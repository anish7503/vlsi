==> flow/design.v <==
`timescale 1ns / 1ps
module ATM_Controller(clk,rst,account,pin,bal,ammount,IC,S,OP,N,Y,balance);
input wire clk,rst,IC,S,N;  
input wire [3:0] pin;
input wire [4:0] account;
input wire [2:0] bal;
input wire [2:0] ammount;
input wire [1:0] OP;  
output reg [11:0] Y;
output reg [2:0] balance;
parameter [3:0]  Welcome=4'b0000,            
                 Scan_Card=4'b0001,          
                 Enter_Pin=4'b0010,          
                 Option_For_Txn=4'b0011,     
                 Invalid=4'b0100,            
                 Withdraw=4'b0101,           
                 Balance_Check=4'b0110,      
                 Deposit=4'b0111,            
                 Withdrawn_Ammount=4'b1000,  
                 Balance_Show=4'b1001,       
                 Deposited_Ammount=4'b1010,  
                 Next=4'b1011;               
reg [3:0] current_state, next_state;
always @(*)
begin
     Y[0]  <= 0;
     Y[1]  <= 0; 
     Y[2]  <= 0;
     Y[3]  <= 0;
     Y[4]  <= 0;
     Y[5]  <= 0;
     Y[6]  <= 0;
     Y[7]  <= 0;
     Y[8]  <= 0;
     Y[9]  <= 0;
     Y[10] <= 0;
     Y[11] <= 0;
     next_state <= 0;
     balance <= bal;
case(current_state)
       Welcome:begin
                       if(IC)
                            begin
                            next_state <= Scan_Card;
                            Y[1] <= 1;
                            end
                       else
                            begin
                            next_state <= Welcome;
                            Y[0] <= 1;
                            end
                end
       Scan_Card: begin
                       if(S)
                            begin
                            next_state <= Enter_Pin;
                            Y[2] <= 1;
                            end
                       else
                            begin
                            next_state <= Welcome;
                            Y[0] <= 1;
                            end
                  end
      Enter_Pin: begin
                       if(pin == 4'b1111)
                            begin
                            next_state <= Option_For_Txn;
                            Y[3] <= 1;
                            end
                       else
                            begin
                            next_state <= Invalid;
                            Y[4] <= 1;
                       end
                 end
      Invalid: begin
                       next_state <= Welcome;
                       Y[0] <= 1;
               end
      Option_For_Txn: begin
                         if(OP == 2'b01)
                             begin
                             next_state <= Withdraw;
                             Y[5] <= 1;
                             end
                         else if(OP == 2'b10)
                             begin
                             next_state <= Balance_Check;
                             Y[6] <= 1;
                             end
                         else if(OP == 2'b11)
                             begin
                             next_state <= Deposit;
                             Y[7] <= 1;
                             end
                         else
                             begin
                             next_state <= Invalid;
                             Y[4] <= 1;
                             end
                 end
      Withdraw: begin
                        if(ammount <= bal) 
                             begin
                             balance<=bal-ammount;
                             next_state <= Withdrawn_Ammount;
                             Y[8] <= 1;
                             end
                        else
                             begin
                             next_state <= Invalid;
                             Y[4] <= 1;
                             end
                end
      Balance_Check: begin
                       next_state <= Balance_Show;
                       Y[9] <= 1;
                     end
      Deposit: begin
                    if(ammount <= 11)
                             begin
                             balance<=bal+ammount;
                             next_state <= Deposited_Ammount;
                             Y[10] <= 1;
                             end
                    else
                             begin
                             next_state <= Invalid;
                             Y[4] <= 1;
                             end
                    end
      Withdrawn_Ammount: begin
                             next_state <= Next;
                             Y[11] <= 1;
                         end
      Balance_Show: begin
                             next_state <= Next;
                             Y[11] <= 1;
                    end
      Deposited_Ammount: begin
                             next_state <= Next;
                             Y[11] <= 1;
                         end
      Next: begin
                   if(N)
                        begin
                        next_state <= Option_For_Txn;
                        Y[3] <= 1;
                        end
                   else
                        begin
                        next_state <= Welcome;
                        Y[0] <= 1;
                        end
            end
 endcase
end
always @(posedge clk or negedge rst)
         begin
              if(!rst)
                     begin
                     current_state<=Welcome;
                     end
              else
                     current_state<=next_state;
                     end
endmodule
Step by step through the tools: ATM_Controller. Tool output for the design above, in the order of the flow. Lines are those of the file above, counted from 1. Library cell names are shortened. A cell with -- has no value.

Design top: ATM_Controller. Clock: clk. Standard-cell library: sky130hd. Library corner: tt_025C_1v80.

Elaborated design. Counts by Yosys on the flattened word-level netlist (proc, flatten, opt, wreduce; memories kept). Register bits leave out memories and registers merged into their read ports (data or address); mux counts leave out enables and synchronous resets folded into registers. Print and check cells are left out.

For $add $sub $neg the number is 2. The entry for $lt $le $gt $ge reads 2. The figure for equality and inequality tests is 15. For muxes and demuxes the number is 46. The figure for reduce/logical cells is 2.

Operators with widths (count): 4-bit case mux with 9-bit select (1); 1-bit 2-to-1 mux (31); 4-bit equality test with constant B (5); 4-bit by 3-bit equality test with 1-bit output with constant B (4); 2-bit 2-to-1 mux (5); 3-bit 2-to-1 mux (3); 4-bit by 2-bit equality test with 1-bit output with constant B (2); 1-bit case mux with 4-bit select (2); 4-bit 2-to-1 mux (2); 3-bit case mux with 2-bit select (1); 2-bit equality test with constant B (2); 3-bit by 4-bit <= comparator with 1-bit output with constant B (1); 4-bit by 1-bit equality test with 1-bit output with constant B (1); 4-bit zero test (1); 3-bit adder (1); 3-bit subtractor (1); 3-bit <= comparator (1); 3-bit OR reduction (1); 2-bit by 1-bit equality test with 1-bit output with constant B (1); 1-bit case mux with 2-bit select (1).

Under bits in registers stands 4. Bits of input ports: 22. The entry for output and inout port bits reads 15. For elaborated cells the number is 68.

Logic depth. Yosys ltp: most cells in a row. Word level: on the elaborated netlist, between registers, memories and ports. Mapped: between sequential cells and ports; inverters and the memories' decode and read muxes count.

Under word-level depth stands 5. For ABC_AREA the number is 0. The entry for mapped depth reads 6. For gate-level depth less buffers the number is 6.

Netlist. The flow's flattened synthesis, as Yosys stat reports it; memories are mapped. The netlist is that of the ABC_AREA named above (0 if unset); the other value can give another one.

Under cell count stands 63. The figure for cell area after synthesis is 675.6 um2. For sequential part of the area the number is 301.5 um2. Mapped flip-flops: 12. The figure for buffers is 2.

Cell types: dfrtp_1 (count 11, area in all 275.264 um2); ha_1 (count 4, area in all 50.048 um2); fa_1 (count 2, area in all 40.038 um2); inv_1 (count 8, area in all 30.029 um2); o221ai_2 (count 2, area in all 30.029 um2); dfstp_2 (count 1, area in all 26.275 um2); nand2_1 (count 7, area in all 26.275 um2); a21oi_1 (count 3, area in all 15.014 um2); buf_4 (count 2, area in all 15.014 um2); o21a_4 (count 1, area in all 15.014 um2); o21ai_1 (count 3, area in all 15.014 um2); and2_1 (count 2, area in all 12.512 um2); nand2b_1 (count 2, area in all 12.512 um2); o211ai_2 (count 1, area in all 12.512 um2); o22ai_2 (count 1, area in all 12.512 um2); nand3_1 (count 2, area in all 10.01 um2); a21oi_2 (count 1, area in all 8.758 um2); and3b_1 (count 1, area in all 8.758 um2).

Other cell types: 9; their cells: 9.

Timing after synthesis. Path of least setup slack by OpenSTA after synthesis, without wires, with an ideal clock, recovery checks aside; 20% of the period is set as input and as output delay. Where synthesis merged equal registers, the netlist keeps one of their names.

Path kind: input-to-output. Start: input ammount[2]. End: output balance[1]. For clock period the number is 2190 ps. The entry for input delay reads 438 ps. Output delay: 438 ps. Time at the first pin: 438 ps. Under arrival stands 1446 ps. Under required time stands 1752 ps. For slack the number is 306 ps. The figure for delay of the path is 1008 ps. The figure for stages on the path is 6. For buffers on the path the number is 0. Period reached after synthesis: 1884 ps.

"delay of the path" = arrival - input delay + setup time. A path that ends at an output port has no setup time. "stages on the path": output pins that drive a net of the path, with the launching flip-flop's if there is one; two outputs of one cell count as two. "period reached after synthesis" = period - worst setup slack (recovery checks aside). The figure is calculated, with input and output delays left at 20% of the set period. Between the ends stands the longest chain of elaborated cells between them, by number of cells; it is not shown to be the way that was timed. Of several equally long chains one is given. Each line given opens the expression or statement behind the cell; cells for indexed reads and writes are added by Yosys, which also makes memories of some case tables.

Path through: inv_1 > ha_1 > a21oi_2 > o211ai_2 > o21a_4 > o221ai_2. The figure for length of the longest elaborated chain is 3. The figure for elaborated cells on any way between the ends is 5. For RTL lines with such cells the number is 3. Classes of those cells: compare (2); mux (3).

RTL lines, path post-synthesis: from (decl) (line 7) `input wire [2:0] ammount;`; 3-bit by 4-bit <= comparator with 1-bit output (line 121) `if(ammount <= 11)`; 3-bit 2-to-1 mux (line 121); 3-bit case mux with 2-bit select (line 40) `case(current_state)`; to (decl) (line 10) `output reg [2:0] balance;`.

Path in the finished layout. Path of least setup slack in the final report of job 1 (OpenROAD, finished layout, wires in). Where an end is a register, its clock arrival counts in the times. The path's times are printed in steps of 10 ps; the period is the one set.

Path kind: input-to-output. Start: input ammount[2]. End: output balance[1]. For clock period the number is 1230 ps. The entry for input delay reads 250 ps. Output delay: 250 ps. Time at the first pin: 250 ps. Under arrival stands 1390 ps. Under required time stands 980 ps. For slack the number is -400 ps. The figure for stages on the path is 8. For buffers on the path the number is 2.

Between the ends stands the longest chain of elaborated cells between them, by number of cells; it is not shown to be the way that was timed. Of several equally long chains one is given.

Path through: buf_8 > inv_8 > ha_4 > a21oi_4 > o211ai_2 > o21a_4 > o221ai_4 > buf_6. The figure for length of the longest elaborated chain is 3. The figure for elaborated cells on any way between the ends is 5. For RTL lines with such cells the number is 3. Classes of those cells: compare (2); mux (3).

RTL lines, path post-layout: from (decl) (line 7) `input wire [2:0] ammount;`; 3-bit by 4-bit <= comparator with 1-bit output (line 121) `if(ammount <= 11)`; 3-bit 2-to-1 mux (line 121); 3-bit case mux with 2-bit select (line 40) `case(current_state)`; to (decl) (line 10) `output reg [2:0] balance;`.

## Implementation results

Measured data: module ATM_Controller, platform sky130hd, 2 stored runs of the flow under differing settings, order arbitrary. Input and output delays are each 20% of the period that was set; the output load is 0.01 pF. By "achieved clock period" is meant the clock period of the run minus its worst setup slack. This is arithmetic on one report: input and output delays are still those of the set period (20% each). "time on the worst setup path" is the time allowed to the run's worst setup path (the clock period less input and output delay, where it has them) less its slack. Clock arrival times count: a late capture clock shortens it, a late launch clock lengthens it. By "total power of the final layout" is meant OpenSTA's value without simulated activity: inputs other than the clock are taken to toggle once in ten clock periods, and the tool carries that through the logic. "time on the worst setup path" is known to 10 ps.

Files of job 1:
==> flow/run.sh <==
#!/bin/bash
# the make line also repeats the synthesis and layout settings of config.mk as NAME=value (left out here)
make -C /OpenROAD-flow-scripts/flow DESIGN_CONFIG=/design/flow/config.mk WORK_HOME=/design/flow/orfs CLKGATE_MAP_FILE= finish
==> flow/config.mk <==
export PLATFORM = sky130hd
export DESIGN_NAME = ATM_Controller
export DESIGN_NICKNAME = ATM_Controller
export VERILOG_FILES = /design/flow/design.v
export SDC_FILE = /design/flow/constraint.sdc
export NUM_CORES = 4
export LEC_CHECK = 0
export CAP_MARGIN = 30
export CELL_PAD_IN_SITES_GLOBAL_PLACEMENT = 1
export CORE_MARGIN = 9
export CORE_UTILIZATION = 40
export CTS_CLUSTER_SIZE = 28
export SETUP_SLACK_MARGIN = 0.08
export SLEW_MARGIN = 20
export TNS_END_PERCENT = 90
==> flow/constraint.sdc <==
create_clock -name core_clock -period 1.23 [get_ports {clk}]
set_input_delay 0.2460 -clock core_clock [delete_from_list [all_inputs] [get_ports {clk}]]
set_output_delay 0.2460 -clock core_clock [all_outputs]
set_load 0.01 [all_outputs]

Results of job 1. The Yosys chip area after synthesis stands at 675.6 um2. The overall die area reads 3492.8 um2. The standard-cell area after routing is 1392.6 um2. The measured utilization in the final report is 90.3%. The lowest setup slack reads -402 ps. The total negative slack on setup checks reads -2299 ps. The measured total power of the final layout is 0.0009509 W. The achieved clock period is 1632 ps. The time on the worst setup path comes to 1140 ps. Worst path kind: input-to-output.

Files of job 2:
==> flow/run.sh <==
#!/bin/bash
# the make line also repeats the synthesis and layout settings of config.mk as NAME=value (left out here)
make -C /OpenROAD-flow-scripts/flow DESIGN_CONFIG=/design/flow/config.mk WORK_HOME=/design/flow/orfs CLKGATE_MAP_FILE= finish
==> flow/config.mk <==
export PLATFORM = sky130hd
export DESIGN_NAME = ATM_Controller
export DESIGN_NICKNAME = ATM_Controller
export VERILOG_FILES = /design/flow/design.v
export SDC_FILE = /design/flow/constraint.sdc
export NUM_CORES = 4
export LEC_CHECK = 0
export CAP_MARGIN = 20
export CELL_PAD_IN_SITES_GLOBAL_PLACEMENT = 2
export CORE_MARGIN = 2
export CORE_UTILIZATION = 35
export CTS_CLUSTER_SIZE = 83
export GPL_ROUTABILITY_DRIVEN = 1
export GPL_TIMING_DRIVEN = 0
export MAX_ROUTING_LAYER = met4
export PLACE_DENSITY = 0.86
export SETUP_SLACK_MARGIN = 0.13
export SLEW_MARGIN = 20
==> flow/constraint.sdc <==
create_clock -name core_clock -period 1.47 [get_ports {clk}]
set_input_delay 0.2940 -clock core_clock [delete_from_list [all_inputs] [get_ports {clk}]]
set_output_delay 0.2940 -clock core_clock [all_outputs]
set_load 0.01 [all_outputs]

Results of job 2. The Yosys chip area after synthesis stands at 675.6 um2. The overall die area reads 2297.8 um2. The standard-cell area after routing is 1343.8 um2. The measured utilization in the final report is 76.2%. The lowest setup slack reads -261 ps. The total negative slack on setup checks reads -1072 ps. The measured total power of the final layout is 0.0007938 W. The achieved clock period is 1731 ps. The time on the worst setup path comes to 1140 ps. Worst path kind: input-to-output.
